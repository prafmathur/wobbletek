==> flow/design.v <==
module floppy_controller(
     input wire clock_98k,              
     input wire clock_valid,            
     input wire reset,                  
     input wire [15:0] current_period_in_1,   
     input wire [15:0] current_period_in_2,
     input wire [15:0] current_period_in_3,
     input wire [15:0] current_period_in_4,
     input wire [15:0] current_period_in_5,
     input wire [15:0] current_period_in_6,
     input wire [15:0] current_period_in_7,
     input wire [15:0] current_period_in_8,
     input wire floppy_command,
     output reg floppy_response,
     output reg [15:0] current_period_out_1,   
     output reg [15:0] current_period_out_2,
     output reg [15:0] current_period_out_3,
     output reg [15:0] current_period_out_4,
     output reg [15:0] current_period_out_5,
     output reg [15:0] current_period_out_6,
     output reg [15:0] current_period_out_7,
     output reg [15:0] current_period_out_8,
     output reg [15:0] hexdigit_out,
     output reg [15:0] hexdigit_out1,
     output reg [15:0] LED_RED);
     parameter state_reset =        3'h0;
     parameter state_wait =         3'h1;
     parameter state_receive =      3'h2;
     parameter state_acknowledge1 = 3'h3;
     parameter state_acknowledge2 = 3'h4;
     reg [2:0] state;
     reg [2:0] next_state;
     reg period_write;
     reg response_write;
     always @* begin
          next_state = state_reset;
          period_write = 1'b0;
          response_write = 1'b0;
          hexdigit_out[15:0] = current_period_out_2[15:0];
          hexdigit_out1[15:0] = current_period_out_2[15:0];
          LED_RED[8:5] = state;
          case (state) 
               state_reset: begin
                    next_state = state_wait;
               end
               state_wait: begin
                    if (floppy_command == 1'b0) begin
                         next_state = state_wait;
                    end else begin
                         next_state = state_receive;
                    end
               end
               state_receive: begin
                    period_write = 1'b1;
                    next_state = state_acknowledge1;
               end
               state_acknowledge1: begin
                    response_write = 1'b1;
                    next_state = state_acknowledge2;
               end
               state_acknowledge2: begin
                    if (floppy_command == 1'b1) begin
                                     response_write = 1'b1;
                         next_state = state_acknowledge2;
                    end else begin
                         next_state = state_wait;
                    end
               end
          endcase
     end
     always @(posedge clock_98k) begin
          if (period_write == 1'b1) begin
               current_period_out_1 <= current_period_in_1;
               current_period_out_2 <= current_period_in_2;
               current_period_out_3 <= current_period_in_3;
               current_period_out_4 <= current_period_in_4;
               current_period_out_5 <= current_period_in_5;
               current_period_out_6 <= current_period_in_6;
               current_period_out_7 <= current_period_in_7;
               current_period_out_8 <= current_period_in_8;
          end
          if (response_write == 1'b1) begin
 	    	     floppy_response <= 1'b1;
          end else begin
               floppy_response <= 1'b0;
          end
          if (clock_valid == 1'b0) begin
          end else if (reset == 1'b1) begin
               current_period_out <= 16'b0;
               state <= state_reset;
          end else begin
               state <= next_state;
          end
     end
endmodule
Reports on floppy_controller
The steps from the RTL of floppy_controller to its reports follow in flow order.
Line numbers count from 1 in the design file above.
Operators: Yosys type, input widths -> output width; for muxes data width and select width s.
Library cell names are shortened.
A cell with - has no value.
- top module: floppy_controller
- clock input: clock_98k
- standard-cell library: sky130hd
- library corner: tt_025C_1v80

Word level
Source: Yosys, flattened and elaborated, memories not mapped. Widths are those after wreduce; folded enables and synchronous resets count as part of the registers. Registers that Yosys merges into a memory's read port (data or address) are not register bits. Print and check cells do not count. Equal cells are merged and count once.
- bits in registers at 132
- input bits: 132
- output and inout bits at 177
- noted word-level cells: 22
- noted equal/unequal tests: 4
- noted multiplexer cells: 7
- reductions and logical operators at 1
- operator list (cell ; count):
    $pmux 3 s5 ; 1
    $eq 3x2->1 const B ; 2
    $eq 3x1->1 const B ; 1
    $eq 3x3->1 const B ; 1
    $logic_not 3->1 ; 1
    $mux 3 ; 1
    $mux 1 ; 3
    $pmux 1 s2 ; 1
    $mux 2 ; 1

Depth
Longest topological path by Yosys (ltp), each cell counted once; first at word level (registers and memories cut), then after technology mapping (sequential cells cut; the memories' decode and read muxes count).
- word-level depth at 3
- ABC_AREA at 1
- noted mapped depth: 5
- noted mapped depth without buffers: 5

Netlist
The flow's flattened synthesis, as Yosys stat reports it; memories are mapped. The netlist is that of the ABC_AREA named above (0 if unset); the other value can give another one.
- cell types (type ; count ; area in all (µm²)):
    edfxtp_1 ; 131 ; 3.93E+03
    buf_4 ; 45 ; 337.824
    dfxtp_1 ; 1 ; 20.019
    nand2_1 ; 4 ; 15.014
    nand3_1 ; 3 ; 15.014
    nor2_1 ; 4 ; 15.014
    inv_1 ; 3 ; 11.261
    a21oi_1 ; 2 ; 10.01
    nor2_2 ; 1 ; 6.256
    or2_1 ; 1 ; 6.256
    conb_1 ; 1 ; 3.754
- noted cells in the netlist: 196
- cell area after synthesis: 4374.2 µm²
- noted area of sequential cells: 3953.8 µm²
- flip-flops: 132
- buffer cells at 45

Timing after synthesis
Path of least setup slack by OpenSTA after synthesis, without wires, with an ideal clock, recovery checks aside; 20% of the period is set as input and as output delay. Where synthesis merged equal registers, the netlist keeps one of their names.
- path kind: register to register
- start: reg state[0]
- end: reg current_period_out_1[0]
- clock period: 11600 ps
- noted library setup time: 515 ps
- arrival time at 4008 ps
- data required time: 11085 ps
- slack: 7077 ps
- noted path delay: 4523 ps
- noted driving pins on the path: 3
- buffers on the path: 0
- synthesis period reached at 4523 ps
"path delay" = arrival - input delay + setup time.
"driving pins on the path" counts driving pins, that of a launching flip-flop among them; a cell with two outputs on the path counts twice.
"synthesis period reached" = period - worst setup slack (recovery checks aside). The figure is calculated, with input and output delays left at 20% of the set period.
The rows between start and end are the longest chain of elaborated cells between them; the timing report does not say that the signal goes this way. Where chains are equally long, one stands for them.
A line is the first line of the expression or statement that the cell stems from. Yosys adds cells for indexed reads and writes and turns some case tables into memories.
- cells stage by stage: edfxtp_1 -> or2_1 -> nor2_2
- length of the longest elaborated chain: 2
- elaborated cells between the ends (all ways) at 2
- source lines of those cells at 1
- classes of those cells: eq/ne: 1; mux: 1
- RTL lines, path after synthesis (element ; RTL line ; RTL):
    start: declaration ; 31 ; reg [2:0] state;
    start: assignment ; 90 ; state <= state_reset;
    start: assignment ; 92 ; state <= next_state;
    $eq 3x2->1 ; 42 ; case (state)
    $mux 1 ; 42 ;
    end: assignment ; 73 ; current_period_out_1 <= current_period_in_1;
    end: declaration ; 15 ; output reg [15:0] current_period_out_1,

Path in the finished layout
Path of least setup slack in the final report of flow run A (OpenROAD, finished layout, wires in). Where an end is a register, its clock arrival counts in the times.
The report prints the path's times to 10 ps; the period is as set.
- path kind: register to output
- start: reg state[2]
- end: out LED_RED[7]
- clock period: 11500 ps
- noted external output delay: 2300 ps
- arrival time at 1390 ps
- data required time: 9200 ps
- slack: 7810 ps
- noted driving pins on the path: 2
- buffers on the path: 1
- cells stage by stage: edfxtp_1 -> clkdlybuf4s50_1
- length of the longest elaborated chain: 0
- elaborated cells between the ends (all ways) at 0
- source lines of those cells at 0
- RTL lines, path post-layout (element ; RTL line ; RTL):
    start: declaration ; 31 ; reg [2:0] state;
    start: assignment ; 90 ; state <= state_reset;
    start: assignment ; 92 ; state <= next_state;
    end: declaration ; 25 ; output reg [15:0] LED_RED);

Data sheet: physical implementation of floppy_controller

Design floppy_controller on sky130hd. What follows are 2 stored runs of the flow, each under its own settings; their order means nothing. The constraints put input and output delay at 20% of the set period each and load the outputs with 0.01 pF.
By "period reached" is meant the clock period of the run minus its worst setup slack. This is arithmetic on one report: input and output delays are still those of the set period (20% each).
By "worst path time" is meant the share of the clock period that the worst setup path is allowed (20% is reserved at inputs, 20% at outputs), minus its slack. Clock arrival times at its registers enter into it.
"power" rests on the timing tool's default activity at the inputs, not on a simulated workload.
"worst path time" is given in steps of 10 ps.

Flow run A
Settings were period_ns = 11.5; CORE_UTILIZATION = 25; PLACE_DENSITY_LB_ADDON = 0.08; CORE_ASPECT_RATIO = 0.69; CELL_PAD_IN_SITES_GLOBAL_PLACEMENT = 0; CELL_PAD_IN_SITES_DETAIL_PLACEMENT = 1; TNS_END_PERCENT = 50; ABC_AREA = 1; MIN_ROUTING_LAYER = met2; CAP_MARGIN = 20; CORE_MARGIN = 2; SLEW_MARGIN = 20
- total negative slack on setup checks: 0 ps
- noted the post-layout utilization: 0.464
- area of the synthesized netlist: 4374.2 µm²
- period reached: 3695 ps
- worst path time at 1390 ps
- worst setup path type: register to output
- noted the worst setup slack after layout: 7805 ps
- standard-cell area after routing: 8005.2 µm²
- power at 1274 µW
- noted the area inside the die boundary: 18589.0 µm²
- worst-case hold slack: 635 ps

Flow run B
Settings were period_ns = 7.47; CORE_UTILIZATION = 19; PLACE_DENSITY_LB_ADDON = 0.13; CORE_ASPECT_RATIO = 1.22; CORE_MARGIN = 8; CELL_PAD_IN_SITES_GLOBAL_PLACEMENT = 0; ABC_AREA = 1; GPL_ROUTABILITY_DRIVEN = 0; CTS_CLUSTER_DIAMETER = 288; CAP_MARGIN = 5; SLEW_MARGIN = 20
- standard-cell area after routing: 8051.5 µm²
- worst path time at 1380 ps
- worst setup path type: register to output
- noted the worst setup slack after layout: 4596 ps
- noted the post-layout utilization: 0.354
- period reached: 2874 ps
- worst-case hold slack: 612 ps
- power at 1934 µW
- noted the area inside the die boundary: 28157.2 µm²
- total negative slack on setup checks: 0 ps
- area of the synthesized netlist: 4374.2 µm²
